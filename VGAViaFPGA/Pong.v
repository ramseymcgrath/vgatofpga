==> flow/design.v <==
`timescale 1ns / 1ps
module pong(clk, vga_h_sync, vga_v_sync, vga_R, vga_G, vga_B, quadA, quadB);
input clk;
output vga_h_sync, vga_v_sync, vga_R, vga_G, vga_B;
input quadA, quadB;
wire inDisplayArea;
wire [9:0] CounterX;
wire [8:0] CounterY;
hvsync_generator syncgen(.clk(clk), .vga_h_sync(vga_h_sync), .vga_v_sync(vga_v_sync), 
  .inDisplayArea(inDisplayArea), .CounterX(CounterX), .CounterY(CounterY));
reg [8:0] PaddlePosition;
reg [2:0] quadAr, quadBr;
always @(posedge clk) quadAr <= {quadAr[1:0], quadA};
always @(posedge clk) quadBr <= {quadBr[1:0], quadB};
always @(posedge clk)
if(quadAr[2] ^ quadAr[1] ^ quadBr[2] ^ quadBr[1])
begin
	if(quadAr[2] ^ quadBr[1])
	begin
		if(~&PaddlePosition)         
			PaddlePosition <= PaddlePosition + 1;
	end
	else
	begin
		if(|PaddlePosition)         
			PaddlePosition <= PaddlePosition - 1;
	end
end
reg [9:0] ballX;
reg [8:0] ballY;
reg ball_inX, ball_inY;
always @(posedge clk)
if(ball_inX==0) ball_inX <= (CounterX==ballX) & ball_inY; else ball_inX <= !(CounterX==ballX+16);
always @(posedge clk)
if(ball_inY==0) ball_inY <= (CounterY==ballY); else ball_inY <= !(CounterY==ballY+16);
wire ball = ball_inX & ball_inY;
wire border = (CounterX[9:3]==0) || (CounterX[9:3]==79) || (CounterY[8:3]==0) || (CounterY[8:3]==59);
wire paddle = (CounterX>=PaddlePosition+8) && (CounterX<=PaddlePosition+120) && (CounterY[8:4]==27);
wire BouncingObject = border | paddle;  
reg ResetCollision;
always @(posedge clk) ResetCollision <= (CounterY==500) & (CounterX==0);   
reg CollisionX1, CollisionX2, CollisionY1, CollisionY2;
always @(posedge clk) if(ResetCollision) CollisionX1<=0; else if(BouncingObject & (CounterX==ballX   ) & (CounterY==ballY+ 8)) CollisionX1<=1;
always @(posedge clk) if(ResetCollision) CollisionX2<=0; else if(BouncingObject & (CounterX==ballX+16) & (CounterY==ballY+ 8)) CollisionX2<=1;
always @(posedge clk) if(ResetCollision) CollisionY1<=0; else if(BouncingObject & (CounterX==ballX+ 8) & (CounterY==ballY   )) CollisionY1<=1;
always @(posedge clk) if(ResetCollision) CollisionY2<=0; else if(BouncingObject & (CounterX==ballX+ 8) & (CounterY==ballY+16)) CollisionY2<=1;
wire UpdateBallPosition = ResetCollision;   
reg ball_dirX, ball_dirY;
always @(posedge clk)
if(UpdateBallPosition)
begin
	if(~(CollisionX1 & CollisionX2))         
	begin
		ballX <= ballX + (ball_dirX ? -1 : 1);
		if(CollisionX2) ball_dirX <= 1; else if(CollisionX1) ball_dirX <= 0;
	end
	if(~(CollisionY1 & CollisionY2))         
	begin
		ballY <= ballY + (ball_dirY ? -1 : 1);
		if(CollisionY2) ball_dirY <= 1; else if(CollisionY1) ball_dirY <= 0;
	end
end 
wire R = BouncingObject | ball | (CounterX[3] ^ CounterY[3]);
wire G = BouncingObject | ball;
wire B = BouncingObject | ball;
reg vga_R, vga_G, vga_B;
always @(posedge clk)
begin
	vga_R <= R & inDisplayArea;
	vga_G <= G & inDisplayArea;
	vga_B <= B & inDisplayArea;
end
endmodule
`timescale 1ns / 1ps
module hvsync_generator(clk, vga_h_sync, vga_v_sync, inDisplayArea, CounterX, CounterY);
input clk;
output vga_h_sync, vga_v_sync;
output inDisplayArea;
output [9:0] CounterX;
output [8:0] CounterY;
reg [9:0] CounterX;
reg [8:0] CounterY;
wire CounterXmaxed = (CounterX==10'h2FF);
always @(posedge clk)
if(CounterXmaxed)
	CounterX <= 0;
else
	CounterX <= CounterX + 1;
always @(posedge clk)
if(CounterXmaxed) CounterY <= CounterY + 1;
reg	vga_HS, vga_VS;
always @(posedge clk)
begin
	vga_HS <= (CounterX[9:4]==6'h2D);  
	vga_VS <= (CounterY==500);  
end
reg inDisplayArea;
always @(posedge clk)
if(inDisplayArea==0)
	inDisplayArea <= (CounterXmaxed) && (CounterY<480);
else
	inDisplayArea <= !(CounterX==639);
assign vga_h_sync = ~vga_HS;
assign vga_v_sync = ~vga_VS;
endmodule
# Tool chain data of pong
# The steps from the RTL of pong to its reports follow in flow order.
# Lines are those of the file above, counted from 1.
# The mark - stands for no value.
# inputs
top_module	pong
clock_port	clk
cell_library	sky130hd
pvt_corner	tt_025C_1v80

# Elaborated design
# Yosys after proc, flatten, opt, wreduce and memory -nomap, before mapping. Memory bits, and registers merged into a memory's read port (data or address), are not among the register bits. Print and check cells are not counted. Equal cells are merged and count once.
# classes
add_sub_neg	12
n_cmp	3
eq_ne	14
mux	10
n_logic	26
reduce_logical	22
# op_table
op	n
9-bit two-way mux	4
10-bit by 11-bit equality test with 1-bit output	2
10-bit equality test (second input constant)	2
9-bit by 10-bit equality test with 1-bit output	2
9-bit by 4-bit adder with 10-bit output (second input constant)	2
9-bit by 1-bit adder with 9-bit output (second input constant)	2
1-bit bitwise AND	14
6-bit equality test (second input constant)	2
10-bit by 4-bit adder with 11-bit output (second input constant)	1
10-bit by 5-bit adder with 11-bit output (second input constant)	1
10-bit by 1-bit adder with 10-bit output (second input constant)	1
10-bit adder	1
10-bit greater-or-equal comparator	1
10-bit <= comparator	1
10-bit equality test	1
10-bit logical NOT	1
9-bit by 5-bit adder with 10-bit output (second input constant)	1
9-bit by 7-bit adder with 10-bit output (second input constant)	1
10-bit two-way mux	1
3-bit AND reduction	3
9-bit by 1-bit subtractor with 9-bit output (second input constant)	1
9-bit adder	1
9-bit less-than comparator (second input constant)	1
9-bit equality test	1
9-bit equality test (second input constant)	1
9-bit AND reduction	1
9-bit OR reduction	1
7-bit equality test (second input constant)	1
# Not listed: further kinds 13, cells in them 35.
# word_totals
regBits	67
input_bits	3
elab_cells	108

# Depth
# Depth = most cells in a row (Yosys ltp): at word level without a register or memory, in the mapped netlist without a sequential cell, where the memories' decode and read muxes count.
# logic_depth
word_depth	8
ABC_AREA	0
depth_mapped	12
ltp_nobuf	11

# Synthesis result
# The flow's flattened synthesis, as Yosys stat reports it; memories are mapped. The netlist is that of the ABC_AREA named above (0 if unset); the other value can give another one.
# The area totals of this step are shown rounded.
# mapped
mapped_cells	482
yosys_area_um2	4678
seq_area_um2	1732
ffs	67
buffers	15
# types
cell	n	area_total_um2
sky130_fd_sc_hd__edfxtp_1	39	1.17E+03
sky130_fd_sc_hd__ha_1	50	625.6
sky130_fd_sc_hd__dfxtp_1	28	560.538
sky130_fd_sc_hd__xnor2_1	42	367.853
sky130_fd_sc_hd__xor2_1	25	218.96
sky130_fd_sc_hd__inv_1	34	127.622
sky130_fd_sc_hd__nor2_1	32	120.115
sky130_fd_sc_hd__nand2_1	28	105.101
sky130_fd_sc_hd__a21oi_1	19	95.091
sky130_fd_sc_hd__nand3_1	18	90.086
sky130_fd_sc_hd__nor2b_1	13	81.328
sky130_fd_sc_hd__o21ai_0	15	75.072
sky130_fd_sc_hd__nor3_1	14	70.067
sky130_fd_sc_hd__fa_1	3	60.058
sky130_fd_sc_hd__nand2b_1	9	56.304
sky130_fd_sc_hd__or4_1	7	52.55
sky130_fd_sc_hd__a211oi_1	6	45.043
sky130_fd_sc_hd__buf_2	9	45.043
# Not listed: further types 39, cells in them 91.
# By module: a second synthesis without flattening, with its own total; a netlist apart from the flattened one above.
# hier_totals
cells_unflattened	499
hier_area_um2	4795
# Rows give one instance, submodules left out.
# by_module
module	instances	cells	mod_area_um2	seq_area_um2
pong	1	408	3799	1201
hvsync_generator	1	91	996.0	530.5

# Timing after synthesis
# Source: OpenSTA report_checks on the synthesized netlist (no wires, ideal clock, input and output delay 20% of the period each), path of least setup slack; recovery checks are left aside. Register names are those of the netlist, which keeps one name where synthesis merged equal registers.
# synth_timing
kind	register to register
start	register PaddlePosition[3]
end	register CollisionX1
tclk_ns	2.92
setup_ns	0.096
t_first_pin_ns	0.000
t_arrival_ns	2.433
t_required_ns	2.824
path_slack_ns	0.391
delay_ns	2.529
stages	12
period_less_setup_slack_ns	2.529
# "delay_ns" = arrival - input delay + setup time.
# "stages": output pins that drive a net of the path, with the launching flip-flop's if there is one; two outputs of one cell count as two.
# "period_less_setup_slack_ns" = period - worst setup slack (recovery checks aside). The figure is calculated, with input and output delays left at 20% of the set period.
# The rows between start and end are the longest chain of elaborated cells between them; the timing report does not say that the signal goes this way. Where chains are equally long, one stands for them.
# A line is the first line of the expression or statement that the cell stems from. Yosys adds cells for indexed reads and writes and turns some case tables into memories.
# synth_between
cell_sequence	sky130_fd_sc_hd__edfxtp_1 sky130_fd_sc_hd__inv_1 sky130_fd_sc_hd__ha_1 sky130_fd_sc_hd__nand2_1 sky130_fd_sc_hd__xnor2_1 sky130_fd_sc_hd__ha_1 sky130_fd_sc_hd__a211oi_1 sky130_fd_sc_hd__nor2_1 sky130_fd_sc_hd__a2111oi_0 sky130_fd_sc_hd__o21ai_0 sky130_fd_sc_hd__o2bb2ai_2 sky130_fd_sc_hd__o41ai_2
elab_chain_cells	7
cells_between	9
classes_between	add/sub: 2; compare: 2; logic: 3; reduce/logical: 2
# synth_lines
element	line_no	text
from (decl)	11	reg [8:0] PaddlePosition;
from (assign)	21	PaddlePosition <= PaddlePosition + 1;
from (assign)	26	PaddlePosition <= PaddlePosition - 1;
9-bit by 4-bit adder with 10-bit output	38	wire paddle = (CounterX>=PaddlePosition+8) && (CounterX<=PaddlePosition+120) && (CounterY[8:4]==27);
10-bit greater-or-equal comparator	38
1-bit logical AND x2	38
1-bit bitwise OR	39	wire BouncingObject = border | paddle;
1-bit bitwise AND x2	43	always @(posedge clk) if(ResetCollision) CollisionX1<=0; else if(BouncingObject & (CounterX==ballX   ) & (Coun ...
to (assign)	43
to (decl)	42	reg CollisionX1, CollisionX2, CollisionY1, CollisionY2;

# Timing after layout
# From the final timing report of run 1: the path of least setup slack in the routed layout; clock arrival at registers is part of the times.
# layout_timing
kind	register to register
start	register PaddlePosition[5]
end	register CollisionY1
tclk_ns	2.37
setup_ns	0.10
t_first_pin_ns	0.33
t_arrival_ns	2.56
t_required_ns	2.60
path_slack_ns	0.04
stages	12
# The rows between start and end are the longest chain of elaborated cells between them; the timing report does not say that the signal goes this way. Where chains are equally long, one stands for them.
# layout_between
cell_sequence	sky130_fd_sc_hd__edfxtp_1 sky130_fd_sc_hd__nor2_4 sky130_fd_sc_hd__nand3_2 sky130_fd_sc_hd__nand2_2 sky130_fd_sc_hd__xor2_1 sky130_fd_sc_hd__ha_1 sky130_fd_sc_hd__nand4_1 sky130_fd_sc_hd__inv_2 sky130_fd_sc_hd__a2111oi_4 sky130_fd_sc_hd__o21ai_2 sky130_fd_sc_hd__o2bb2ai_4 sky130_fd_sc_hd__o41ai_2
elab_chain_cells	7
cells_between	9
classes_between	add/sub: 2; compare: 2; logic: 3; reduce/logical: 2
# layout_lines
element	line_no	text
from (decl)	11	reg [8:0] PaddlePosition;
from (assign)	21	PaddlePosition <= PaddlePosition + 1;
from (assign)	26	PaddlePosition <= PaddlePosition - 1;
9-bit by 4-bit adder with 10-bit output	38	wire paddle = (CounterX>=PaddlePosition+8) && (CounterX<=PaddlePosition+120) && (CounterY[8:4]==27);
10-bit greater-or-equal comparator	38
1-bit logical AND x2	38
1-bit bitwise OR	39	wire BouncingObject = border | paddle;
1-bit bitwise AND x2	45	always @(posedge clk) if(ResetCollision) CollisionY1<=0; else if(BouncingObject & (CounterX==ballX+ 8) & (Coun ...
to (assign)	45
to (decl)	42	reg CollisionX1, CollisionX2, CollisionY1, CollisionY2;

# Module pong, platform sky130hd: 2 stored runs of the flow (Yosys, OpenROAD) with differing settings, in no particular order. Input and output delays are each 20% of the period that was set; the output load is 0.01 pF.
# "worst_path_time_ns" = time allowed to the worst setup path (clock period - input delay - output delay, where it has them) - its slack; a late launch clock adds to it, a late capture clock takes from it.
# "final_power_w" is the tool's figure for a default switching activity; nothing was simulated.
# Values from the reports are rounded here.
# Settings: . = not set for that run.
item,run 1,run 2
period_ns,2.37,2.37
CORE_UTILIZATION,18,50
SETUP_SLACK_MARGIN,0.32,0.63
PLACE_DENSITY_LB_ADDON,0.04,.
CELL_PAD_IN_SITES_GLOBAL_PLACEMENT,3,2
CAP_MARGIN,40,20
SLEW_MARGIN,35,20
MAX_ROUTING_LAYER,met5,.
CORE_MARGIN,2,7
PLACE_DENSITY,.,0.48
CTS_CLUSTER_SIZE,.,25
die_area_um2,27300,12260
worst_path_time_ns,2.33,2.38
timing.worst_path_kind,register to register,register to register
post_route_util_frac,0.246,0.67
timing.hold.ws_ns,0.318,0.331
finish.stdcell_area_um2,6342,6131
timing.setup.tns_ns,0.000,-0.005
final_power_w,0.004297,0.004139
ws_setup_ns,0.041,-0.005
yosys_chip_area_um2,4678,4678
